==> flow/design.v <==
module epsilon_greedy_selector #(
    parameter Q_WIDTH = 32
)(
    input  logic clk,
    input  logic rst,
    input  logic [2:0] state_i,
    input  logic [2:0] state_j,
    input  logic [Q_WIDTH-1:0] q0,   
    input  logic [Q_WIDTH-1:0] q1,   
    input  logic [Q_WIDTH-1:0] q2,   
    input  logic [Q_WIDTH-1:0] q3,   
    input  logic [15:0] epsilon,     
    input  logic [15:0] rand_val,    
    output logic [1:0] selected_action
);
    logic [1:0] greedy_action;
    logic [1:0] random_action;
    always_comb begin
        if (q0 >= q1 && q0 >= q2 && q0 >= q3) greedy_action = 2'd0;
        else if (q1 >= q2 && q1 >= q3)        greedy_action = 2'd1;
        else if (q2 >= q3)                    greedy_action = 2'd2;
        else                                  greedy_action = 2'd3;
    end
    always_comb begin
        random_action = rand_val[1:0];
    end
    always_ff @(posedge clk or posedge rst) begin
        if (rst)
            selected_action <= 2'd0;
        else begin
            if (rand_val < epsilon)
                selected_action <= random_action;
            else
                selected_action <= greedy_action;
        end
    end
endmodule
======== Step by step through the tools: epsilon_greedy_selector ========
The steps from the RTL of epsilon_greedy_selector to its reports follow in flow order.
Line numbers count from 1 in the design file above.
Operators: Yosys type, input widths -> output width; for muxes data width and select width s.
Library cell names are shortened.
A cell with - has no value.
design
  top ..................................... epsilon_greedy_selector
  clock port .............................. clk
  standard-cell library ................... sky130hd
  corner .................................. tt_025C_1v80

======== Word level ========
Source: Yosys, flattened and elaborated, memories not mapped. Widths are those after wreduce; folded enables and synchronous resets count as part of the registers. Registers that Yosys merges into a memory's read port (data or address) are not register bits. Print and check cells do not count. Equal cells are merged and count once.
bit counts
  register bits ........................... 2
  bits in latches ......................... 0
  memory bits (writable) .................. 0
  bits in read-only memories .............. 0
  word width x clocked read ports ......... 0
  memories ................................ 0
  bits of input ports ..................... 168
  output and inout port bits .............. 2
cells by class
  $add $sub $neg .......................... 0
  multiply operators ...................... 0
  divide/modulo/power cells ............... 0
  magnitude comparators ................... 7
  equality and inequality tests ........... 0
  shift-type cells ........................ 0
  muxes and demuxes ....................... 4
  bitwise operators ....................... 0
  reduce/logical cells .................... 3
operators by type and width
  cell               number
  $ge 32x32->1       6
  $lt 16x16->1       1
  $mux 2             3
  $logic_and 1x1->1  3
  $mux 1             1

======== Depth ========
Longest topological path by Yosys (ltp), each cell counted once; first at word level (registers and memories cut), then after technology mapping (sequential cells cut; the memories' decode and read muxes count).
depth
  depth after elaboration ................. 5
  ABC_AREA ................................ 0
  depth in mapped cells ................... 9
  mapped depth without buffers ............ 9

======== Synthesis result ========
Yosys stat after the flow's synthesis: flattened, memories mapped to cells. It holds for the ABC_AREA given above (unset counts as 0); a run with the other value may have another netlist.
Totals and module areas in this step are rounded.
cell types
  cell type  number  total area (um^2)
  ha_1       207     2.59E+03
  inv_1      116     435.418
  a21oi_1    74      370.355
  o21ai_0    38      190.182
  nand2_1    47      176.419
  a21o_1     22      165.158
  nand4_1    23      143.888
  nor2_1     27      101.347
  a2111oi_0  7       61.309
  a211oi_1   8       60.058
  dfrtp_1    2       50.048
  nand3_1    10      50.048
  a221oi_1   5       43.792
  and4_1     5       43.792
  a211o_1    4       35.034
  nor3_1     7       35.034
  nand2b_1   4       25.024
  nor4_1     4       25.024
Not listed: further types 21, cells in them 28.
synthesis totals
  cell count .............................. 638
  synthesis area .......................... 4800 um^2
  sequential area ......................... 50 um^2
  flip-flops .............................. 2
  buffers ................................. 0

======== Path before layout ========
Path of least setup slack by OpenSTA after synthesis, without wires, with an ideal clock, recovery checks aside; 20% of the period is set as input and as output delay. Where synthesis merged equal registers, the netlist keeps one of their names.
path after synthesis
  path kind ............................... input to register
  start point ............................. in q2[25]
  end point ............................... reg selected_action[1]
  period .................................. 2.57 ns
  external input delay .................... 0.514 ns
  arrival time ............................ 2.262 ns
  slack ................................... 0.187 ns
  path delay .............................. 1.869 ns
  stages on the path ...................... 9
  buffers on the path ..................... 0
  synthesis period reached ................ 2.383 ns
"path delay" = arrival - input delay + setup time.
"stages on the path": output pins that drive a net of the path, with the launching flip-flop's if there is one; two outputs of one cell count as two.
"synthesis period reached" is the clock period less the worst setup slack; recovery checks do not enter. This is arithmetic on one report: input and output delays are still those of the set period (20% each).
The rows between start and end are the longest chain of elaborated cells between them; the timing report does not say that the signal goes this way. Where chains are equally long, one stands for them.
Each line given opens the expression or statement behind the cell; cells for indexed reads and writes are added by Yosys, which also makes memories of some case tables.
At most two assigning lines are given for a register; there are more.
between the ends, after synthesis
  path through ............................ inv_1 -> ha_1 -> a21oi_1 -> o21ai_0 -> a2111oi_0 -> or3_1 -> o22a_2 -> or3_1 -> a22o_1
  cells in the longest elaborated chain ... 5
  elaborated cells between the ends (all ways) .. 8
  source lines of those cells ............. 3
ends and longest elaborated chain, after synthesis
  what                RTL line  source
  start: declaration  10        input  logic [Q_WIDTH-1:0] q2,
  $ge 32x32->1        20        else if (q1 >= q2 && q1 >= q3)        greedy_action = 2'd1;
  $logic_and 1x1->1   20
  $mux 2              20
  $mux 2              19        if (q0 >= q1 && q0 >= q2 && q0 >= q3) greedy_action = 2'd0;
  $mux 2              31        if (rand_val < epsilon)
  end: assignment     32        selected_action <= random_action;
  end: assignment     34        selected_action <= greedy_action;
  end: declaration    14        output logic [1:0] selected_action

======== Path in the finished layout ========
Path of least setup slack in the final report of entry A (OpenROAD, finished layout, wires in). Where an end is a register, its clock arrival counts in the times.
path post-layout
  path kind ............................... input to register
  start point ............................. in q3[3]
  end point ............................... reg selected_action[1]
  period .................................. 2.41 ns
  external input delay .................... 0.48 ns
  arrival time ............................ 2.58 ns
  slack ................................... -0.07 ns
  stages on the path ...................... 9
  buffers on the path ..................... 1
The rows between start and end are the longest chain of elaborated cells between them; the timing report does not say that the signal goes this way. Where chains are equally long, one stands for them.
At most two assigning lines are given for a register; there are more.
between the ends, post-layout
  path through ............................ clkdlybuf4s50_1 -> inv_1 -> ha_1 -> nand2_1 -> o21ai_2 -> a31oi_4 -> o22a_2 -> or3_4 -> a22o_1
  cells in the longest elaborated chain ... 5
  elaborated cells between the ends (all ways) .. 7
  source lines of those cells ............. 3
ends and longest elaborated chain, post-layout
  what                RTL line  source
  start: declaration  11        input  logic [Q_WIDTH-1:0] q3,
  $ge 32x32->1        20        else if (q1 >= q2 && q1 >= q3)        greedy_action = 2'd1;
  $logic_and 1x1->1   20
  $mux 2              20
  $mux 2              19        if (q0 >= q1 && q0 >= q2 && q0 >= q3) greedy_action = 2'd0;
  $mux 2              31        if (rand_val < epsilon)
  end: assignment     32        selected_action <= random_action;
  end: assignment     34        selected_action <= greedy_action;
  end: declaration    14        output logic [1:0] selected_action

Lab notebook: epsilon_greedy_selector

Measured results for epsilon_greedy_selector: 2 stored runs of the Yosys and OpenROAD flow on sky130hd. The settings differ; the order carries no meaning. The constraints put input and output delay at 20% of the set period each and load the outputs with 0.01 pF.
By "period reached" is meant the clock period of the run minus its worst setup slack. This is arithmetic on one report: input and output delays are still those of the set period (20% each).
"time of the worst setup path" means the part of the period allowed to the worst setup path (the constraints hold back 20% at inputs and 20% at outputs) less its slack; where the path has registers, the arrival times of their clocks count too.
"total power after layout" rests on the timing tool's default activity at the inputs, not on a simulated workload.
Values from the reports are rounded here.

======== entry A ========
==> flow/run.sh <==
#!/bin/bash
# the make line also repeats the synthesis and layout settings of config.mk as NAME=value (left out here)
make -C /OpenROAD-flow-scripts/flow DESIGN_CONFIG=/design/flow/config.mk WORK_HOME=/design/flow/orfs CLKGATE_MAP_FILE= finish
==> flow/config.mk <==
export PLATFORM = sky130hd
export DESIGN_NAME = epsilon_greedy_selector
export DESIGN_NICKNAME = epsilon_greedy_selector
export VERILOG_FILES = /design/flow/design.v
export SDC_FILE = /design/flow/constraint.sdc
export NUM_CORES = 4
export LEC_CHECK = 0
export CAP_MARGIN = 20
export CORE_MARGIN = 2
export CORE_UTILIZATION = 40
export SLEW_MARGIN = 20
==> flow/constraint.sdc <==
create_clock -name core_clock -period 2.41 [get_ports {clk}]
set_input_delay 0.4820 -clock core_clock [delete_from_list [all_inputs] [get_ports {clk}]]
set_output_delay 0.4820 -clock core_clock [all_outputs]
set_load 0.01 [all_outputs]

-------- measured, entry A --------
  utilization in the final report ......... 77 %
  time of the worst setup path ............ 1.99 ns
  critical path kind ...................... input to register
  die footprint ........................... 13000 um^2
  total negative setup slack .............. -0.066 ns
  setup slack of the worst path ........... -0.066 ns
  standard-cell area after layout ......... 9200 um^2
  period reached .......................... 2.476 ns
  synthesis area .......................... 4800 um^2
  total power after layout ................ 2000 uW

======== entry B ========
==> flow/run.sh <==
#!/bin/bash
# the make line also repeats the synthesis and layout settings of config.mk as NAME=value (left out here)
make -C /OpenROAD-flow-scripts/flow DESIGN_CONFIG=/design/flow/config.mk WORK_HOME=/design/flow/orfs CLKGATE_MAP_FILE= finish
==> flow/config.mk <==
export PLATFORM = sky130hd
export DESIGN_NAME = epsilon_greedy_selector
export DESIGN_NICKNAME = epsilon_greedy_selector
export VERILOG_FILES = /design/flow/design.v
export SDC_FILE = /design/flow/constraint.sdc
export NUM_CORES = 4
export LEC_CHECK = 0
export CAP_MARGIN = 25
export CELL_PAD_IN_SITES_DETAIL_PLACEMENT = 2
export CELL_PAD_IN_SITES_GLOBAL_PLACEMENT = 3
export CORE_MARGIN = 2
export CORE_UTILIZATION = 38
export CTS_CLUSTER_DIAMETER = 340
export CTS_CLUSTER_SIZE = 11
export SETUP_SLACK_MARGIN = -0.03
export SLEW_MARGIN = 0
export TNS_END_PERCENT = 50
==> flow/constraint.sdc <==
create_clock -name core_clock -period 1.47 [get_ports {clk}]
set_input_delay 0.2940 -clock core_clock [delete_from_list [all_inputs] [get_ports {clk}]]
set_output_delay 0.2940 -clock core_clock [all_outputs]
set_load 0.01 [all_outputs]

-------- entry B --------
  not finished: placement ended with error GPL-0301
