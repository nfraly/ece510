==> flow/design.v <==
module lif_neuron #(
    parameter WIDTH = 8,
    parameter THRESHOLD = 100,
    parameter LEAK = 1,
    parameter REFRACTORY = 5
)(
    input wire clk,
    input wire reset,
    input wire [WIDTH-1:0] input_current,
    output reg spike
);
    reg [WIDTH+1:0] membrane_potential = 0;
    reg [$clog2(REFRACTORY+1)-1:0] refractory_counter = 0;
    always @(posedge clk or posedge reset) begin
        if (reset) begin
            membrane_potential <= 0;
            spike <= 0;
            refractory_counter <= 0;
        end else begin
            if (refractory_counter > 0) begin
                refractory_counter <= refractory_counter - 1;
                spike <= 0;
            end else begin
                membrane_potential <= membrane_potential + input_current - LEAK;
                if (membrane_potential >= THRESHOLD) begin
                    spike <= 1;
                    membrane_potential <= 0;
                    refractory_counter <= REFRACTORY;
                end else begin
                    spike <= 0;
                end
            end
        end
    end
endmodule
== Reports on lif_neuron ==
What the tools print for lif_neuron, step after step.
Line numbers count from 1 in the design file above.
Cell names lack the library's common part.
The mark -- stands for no value.
Set-up
  design top: lif_neuron
  clock input: clk
  standard-cell library: sky130hd
  corner: tt_025C_1v80

== Elaborated design ==
Yosys after proc, flatten, opt, wreduce and memory -nomap, before mapping. Memory bits, and registers merged into a memory's read port (data or address), are not among the register bits. Print and check cells are not counted. Equal cells are merged and count once.
Cells by class
  multiplexer cells: 5
  $mul: 0
  div/mod/pow operators: 0
  equal/unequal tests: 0
  add/sub/neg operators: 3
  shift-type cells: 0
  reductions and logical operators: 1
  order comparisons: 2
  bitwise operators: 0
Operator list (count)
  subtractor 10 x 1 -> 10 bit (second input constant): 1
  greater-or-equal comparator 10 x 7 -> 1 bit (second input constant): 1
  adder 10 x 8 -> 10 bit: 1
  2-to-1 mux 10 bit: 1
  2-to-1 mux 3 bit: 2
  subtractor 3 x 1 -> 3 bit (second input constant): 1
  greater-than comparator 3 x 1 -> 1 bit (second input constant): 1
  nonzero test 2 bit: 1
  2-to-1 mux 1 bit: 2
Word-level totals
  memory cells: 0
  cells after elaboration: 14
  output and inout bits: 1
  bits in latches: 0
  word width x clocked read ports: 0
  memory bits (writable): 0
  bits of input ports: 10
  ROM bits: 0
  register bits after elaboration: 14

== Longest topological paths ==
Longest topological path by Yosys (ltp), each cell counted once; first at word level (registers and memories cut), then after technology mapping (sequential cells cut; the memories' decode and read muxes count).
Logic depth
  word-level depth: 3
  ABC_AREA: 0
  depth in mapped cells: 9
  mapped depth without buffers: 9

== After synthesis ==
Source: synth_stat.txt of the flow (Yosys; design flattened, memories mapped). It holds for the ABC_AREA given above (unset counts as 0); a run with the other value may have another netlist.
Cells by type
  dfrtp_1: count 14, area in all 350.336 sq um
  ha_1: count 18, area in all 225.216 sq um
  inv_1: count 36, area in all 135.13 sq um
  o21ai_0: count 8, area in all 40.038 sq um
  nor2_1: count 10, area in all 37.536 sq um
  a21oi_1: count 7, area in all 35.034 sq um
  o32ai_2: count 2, area in all 32.531 sq um
  o22ai_1: count 4, area in all 25.024 sq um
  a211oi_1: count 3, area in all 22.522 sq um
  a21o_1: count 3, area in all 22.522 sq um
  fa_1: count 1, area in all 20.019 sq um
  xnor2_1: count 2, area in all 17.517 sq um
  o211ai_1: count 2, area in all 15.014 sq um
  or2_2: count 2, area in all 12.512 sq um
  buf_6: count 1, area in all 11.261 sq um
  nand2_1: count 3, area in all 11.261 sq um
  o2111a_1: count 1, area in all 11.261 sq um
  a221o_1: count 1, area in all 10.01 sq um
Not listed: further types 10, cells in them 11.
Mapped netlist
  standard cells after synthesis: 129
  area of sequential cells: 350.3 sq um
  buffers: 2
  synthesis area: 1112.3 sq um
  flip-flop cells: 14

== Worst setup path after synthesis ==
OpenSTA on the mapped netlist: ideal clock, no wires. The path of least setup slack (recovery checks aside). Input and output delay are each 20% of the period. Register names are those of the netlist, which keeps one name where synthesis merged equal registers.
Timing post-synthesis
  kind: input port to flip-flop
  start: input input_current[1]
  end: register membrane_potential[9]
  data required time: 2.654 ns
  external input delay: 0.556 ns
  setup slack: 0.290 ns
  period: 2.78 ns
  path buffers: 0
  library setup time: 0.126 ns
  data arrival time: 2.364 ns
  stages on the path: 9
  time at the first pin: 0.556 ns
  delay of the path: 1.934 ns
  period reached after synthesis: 2.49 ns
"delay of the path" is the arrival time less input delay plus setup time.
"stages on the path" counts driving pins, that of a launching flip-flop among them; a cell with two outputs on the path counts twice.
"period reached after synthesis" is the clock period less the worst setup slack; recovery checks do not enter. This is arithmetic on one report: input and output delays are still those of the set period (20% each).
The rows between start and end are the longest chain of elaborated cells between them; the timing report does not say that the signal goes this way. Where chains are equally long, one stands for them.
Each line given opens the expression or statement behind the cell; cells for indexed reads and writes are added by Yosys, which also makes memories of some case tables.
At most two assigning lines are given for a register; there are more.
Between the ends, post-synthesis
  path through: inv_1 -> ha_1 -> inv_1 -> ha_1 -> fa_1 -> a211oi_1 -> o21ai_0 -> o2111a_1 -> a221o_1
  length of the longest elaborated chain: 3
  elaborated cells on any way between the ends: 3
  source lines of those cells: 2
  classes of those cells: add/sub (2); mux (1)
Ends and longest elaborated chain, post-synthesis
  start: declaration: RTL line 9  | input wire [WIDTH-1:0] input_current,
  adder 10 x 8 -> 10 bit: RTL line 24  | membrane_potential <= membrane_potential + input_current - LEAK;
  subtractor 10 x 1 -> 10 bit: RTL line 24
  2-to-1 mux 10 bit: RTL line 25  | if (membrane_potential >= THRESHOLD) begin
  end: assignment: RTL line 24
  end: assignment: RTL line 27  | membrane_potential <= 0;
  end: declaration: RTL line 12  | reg [WIDTH+1:0] membrane_potential = 0;

Subject: flow runs of lif_neuron

Hi,

lif_neuron: 2 stored runs of the Yosys and OpenROAD flow on sky130hd. The settings differ; the order carries no meaning. The constraints put input and output delay at 20% of the set period each and load the outputs with 0.01 pF.
[job 1] settings: period_ns=3.23, CORE_UTILIZATION=61, PLACE_DENSITY_LB_ADDON=0.13, CELL_PAD_IN_SITES_DETAIL_PLACEMENT=1, ABC_AREA=0, GPL_TIMING_DRIVEN=0, CAP_MARGIN=20, CORE_MARGIN=2, SLEW_MARGIN=20
[job 1] result: did not finish, placement stopped with DPL-0033
[job 2] settings: period_ns=3.06, CORE_UTILIZATION=61, PLACE_DENSITY_LB_ADDON=0.12, HOLD_SLACK_MARGIN=-0.07, CORE_ASPECT_RATIO=1.23, CORE_MARGIN=8, CELL_PAD_IN_SITES_DETAIL_PLACEMENT=2, ABC_AREA=1, GPL_TIMING_DRIVEN=1, MAX_ROUTING_LAYER=met5, CAP_MARGIN=20, SLEW_MARGIN=20
[job 2] result: did not finish, placement stopped with DPL-0033

Regards
